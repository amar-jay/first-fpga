==> flow/design.v <==
module fifo #(
    parameter int WIDTH  = 8,
    parameter int DEPTH  = 4,
    parameter int ADDR_W = $clog2(DEPTH)   
) (
    input clk,
    input rst,
    input [WIDTH-1:0] data_in,
    input push,
    input pop,
    output [WIDTH-1:0] data_out,
    output full,
    output empty
);
  reg [WIDTH-1:0] mem[DEPTH-1:0];
  reg [31:0] count;
  reg [ADDR_W-1:0] read_ptr;
  reg [ADDR_W-1:0] write_ptr;
  always @(posedge clk or posedge rst) begin
    if (rst) begin
      for (int i = 0; i < DEPTH; i++) begin
        mem[i] <= 8'b0;
      end
      count <= 0;
      read_ptr <= 0;
      write_ptr <= 0;
    end else begin
      if (~full & push) begin
        mem[write_ptr] <= data_in;
        write_ptr <= write_ptr + 1;
        count <= count + 1;
      end
      if (~empty & pop) begin
        read_ptr <= read_ptr + 1;
        count <= count - 1;
      end
    end
  end
  assign data_out = mem[read_ptr];
  assign full = (count == DEPTH);
  assign empty = (count == 0);
endmodule
Reports on fifo
What the tools print for fifo, step after step.
Lines are those of the file above, counted from 1.
Operators: Yosys type, input widths -> output width; for muxes data width and select width s.
Library cell names are shortened.
The mark -- stands for no value.
- top module: fifo
- clock input: clk
- cell library: sky130hd
- timing corner: tt_025C_1v80

Word-level counts
Source: Yosys, flattened and elaborated. Widths are those after wreduce. Registers that Yosys merges into a memory's read port (data or address) are not register bits. Print and check cells do not count. Equal cells are merged and count once.
- noted add/sub/neg operators: 4
- reductions and logical operators at 8
- mux-type cells: 3
- equal/unequal tests at 7
- noted bitwise logic cells: 4
- operators with widths (kind ; number):
    $mux 32 ; 2
    $add 32x1->32 const B ; 1
    $sub 32x1->32 const B ; 1
    $eq 32x3->1 const B ; 1
    $logic_not 32->1 ; 1
    $pmux 8 s4 ; 1
    $eq 2x2->1 const B ; 4
    $reduce_and 2->1 ; 4
    $add 2x1->2 const B ; 2
    $eq 2x1->1 const B ; 2
    $logic_not 2->1 ; 2
    $and 1x1->1 ; 2
    $not 1->1 ; 2
    $reduce_bool 2->1 ; 1
- cells after elaboration: 33
- output and inout bits at 10
- flip-flop bits (word level) at 68

Longest topological paths
Yosys ltp: most cells in a row. Word level: on the elaborated netlist, between registers, memories and ports. Mapped: between sequential cells and ports; inverters and the memories' decode and read muxes count.
- noted depth after elaboration: 5
- ABC_AREA at 0
- depth in mapped cells at 15
- noted depth with buffers taken out: 14

Synthesis result
Yosys stat after the flow's synthesis: flattened, memories mapped to cells. It holds for the ABC_AREA given above (unset counts as 0); a run with the other value may have another netlist.
The area totals of this step are shown rounded.
- noted sequential part of the area: 1700 um^2
- cells in the netlist: 464
- flip-flop cells: 68
- noted buffer cells: 14
- cell area after synthesis: 4480 um^2
- cells by type (cell ; number):
    dfrtp_1 ; 68
    ha_1 ; 38
    mux2_2 ; 33
    nand2_1 ; 61
    o21ai_0 ; 37
    a21oi_1 ; 29
    xnor2_1 ; 13
    a21o_1 ; 12
    a222oi_1 ; 8
    mux2i_1 ; 8
    inv_1 ; 21
    o21a_1 ; 10
    nor4_1 ; 10
    xor2_1 ; 7
    nor3_1 ; 12
    o31ai_1 ; 7
    nor2_1 ; 12
    nand2b_1 ; 5
Not listed: further types 37, cells in them 73.

Timing after synthesis
OpenSTA on the mapped netlist: ideal clock, no wires. The path of least setup slack (recovery checks aside). Input and output delay are each 20% of the period. Register names are those of the netlist, which keeps one name where synthesis merged equal registers.
- kind: reg2reg
- start: register count[0]
- end: register count[29]
- required time: 4.641 ns
- delay of the path at 4.204 ns
- noted arrival: 4.135 ns
- setup time at 0.069 ns
- period: 4.71 ns
- driving pins on the path at 15
- noted slack: 0.507 ns
- noted synthesis period reached: 4.203 ns
"delay of the path" is the arrival time less input delay plus setup time.
"driving pins on the path" counts driving pins, that of a launching flip-flop among them; a cell with two outputs on the path counts twice.
"synthesis period reached" = period - worst setup slack (recovery checks aside). The figure is calculated, with input and output delays left at 20% of the set period.
A register here has more assigning lines than the two given.
- cell sequence: dfrtp_1 -> nor4_1 -> nand4_1 -> nor4_4 -> nand2b_1 -> inv_1 -> ha_1 -> a211oi_1 -> o211ai_1 -> a32oi_1 -> a211o_1 -> a31oi_1 -> o211a_1 -> or4_1 -> nand3_1
- elaborated cells between the ends (all ways): 11
- RTL lines with such cells at 6
- classes of those cells: add/sub: 2; eq/ne: 1; mux: 2; logic: 4; reduce/logical: 2
- ends and longest elaborated chain, after synthesis (item ; RTL line ; RTL):
    from (decl) ; 16 ; reg [31:0] count;
    from (assign) ; 31 ; count <= count + 1;
    from (assign) ; 35 ; count <= count - 1;
    to (assign) ; 31 ;
    to (assign) ; 35 ;
    to (decl) ; 16 ;
Chain of elaborated cells between the ends: none given.

Worst path after layout
Path of least setup slack in the final report of job 2 (OpenROAD, finished layout, wires in). Where an end is a register, its clock arrival counts in the times.
- kind: reg2reg
- start: register count[12]
- end: register count[27]
- setup time at 0.09 ns
- required time: 5.08 ns
- period: 4.84 ns
- noted slack: 0.41 ns
- driving pins on the path at 17
- noted arrival: 4.67 ns
The rows between start and end are the longest chain of elaborated cells between them; the timing report does not say that the signal goes this way. Where chains are equally long, one stands for them.
Each line given opens the expression or statement behind the cell; cells for indexed reads and writes are added by Yosys, which also makes memories of some case tables.
A register here has more assigning lines than the two given.
- cell sequence: dfrtp_1 -> nor4_1 -> nand4_1 -> nor4_4 -> nand2b_1 -> inv_1 -> buf_4 -> ha_1 -> nand2_1 -> nor4_1 -> a32oi_2 -> a211o_1 -> a31oi_1 -> buf_4 -> o21a_1 -> nor3_1 -> o31ai_1
- cells in the longest elaborated chain: 5
- elaborated cells between the ends (all ways): 11
- RTL lines with such cells at 6
- classes of those cells: add/sub: 2; eq/ne: 1; mux: 2; logic: 4; reduce/logical: 2
- ends and longest elaborated chain, after layout (item ; RTL line ; RTL):
    from (decl) ; 16 ; reg [31:0] count;
    from (assign) ; 31 ; count <= count + 1;
    from (assign) ; 35 ; count <= count - 1;
    $eq 32x3->1 ; 40 ; assign full = (count == DEPTH);
    $not 1->1 ; 28 ; if (~full & push) begin
    $and 1x1->1 ; 28 ;
    $mux 32 ; 28 ;
    $mux 32 ; 33 ; if (~empty & pop) begin
    to (assign) ; 31 ;
    to (assign) ; 35 ;
    to (decl) ; 16 ;

FLOW RESULTS
============

Stored flow runs of fifo (2 of them; Yosys, OpenROAD, sky130hd). They differ in their settings and are not a sequence. Constraints: input delay and output delay 20% of the set period each, output load 0.01 pF.
"allowed time less slack (worst setup path)": the worst setup path's part of the clock period (all of it between registers, 20% less for each end at a port) less its slack. A launch clock that arrives late makes it longer, a capture clock that arrives late makes it shorter.
"total power of the final layout" rests on the timing tool's default activity at the inputs, not on a simulated workload.
The measured numbers are rounded.

Job 1
Settings were period_ns = 3.01; CORE_UTILIZATION = 63; PLACE_DENSITY = 0.48; CORE_ASPECT_RATIO = 1.69; CORE_MARGIN = 2; CELL_PAD_IN_SITES_GLOBAL_PLACEMENT = 0; CELL_PAD_IN_SITES_DETAIL_PLACEMENT = 2; TNS_END_PERCENT = 30; ABC_AREA = 1; GPL_ROUTABILITY_DRIVEN = 1; CTS_CLUSTER_SIZE = 40; MAX_ROUTING_LAYER = met5; CAP_MARGIN = 20; SLEW_MARGIN = 20
- stopped before the end: placement reported DPL-0033

Job 2
Settings were period_ns = 4.84; CORE_UTILIZATION = 43; PLACE_DENSITY_LB_ADDON = 0.25; CORE_ASPECT_RATIO = 1.12; TNS_END_PERCENT = 45; GPL_ROUTABILITY_DRIVEN = 1; CTS_CLUSTER_SIZE = 79; CTS_CLUSTER_DIAMETER = 117; MAX_ROUTING_LAYER = met4; CAP_MARGIN = 20; CORE_MARGIN = 2; SLEW_MARGIN = 20
- noted the overall die area: 11300 um^2
- noted the allowed time less slack (worst setup path): 4.43 ns
- worst path kind: reg2reg
- noted the worst hold slack in the final report: 0.502 ns
- lowest setup slack: 0.410 ns
- total power of the final layout: 3700 uW
- noted the summed negative setup slack: 0.000 ns
- standard-cell area after routing: 5150 um^2
- Yosys chip area after synthesis at 4480 um^2
- final design utilization at 50.5 %
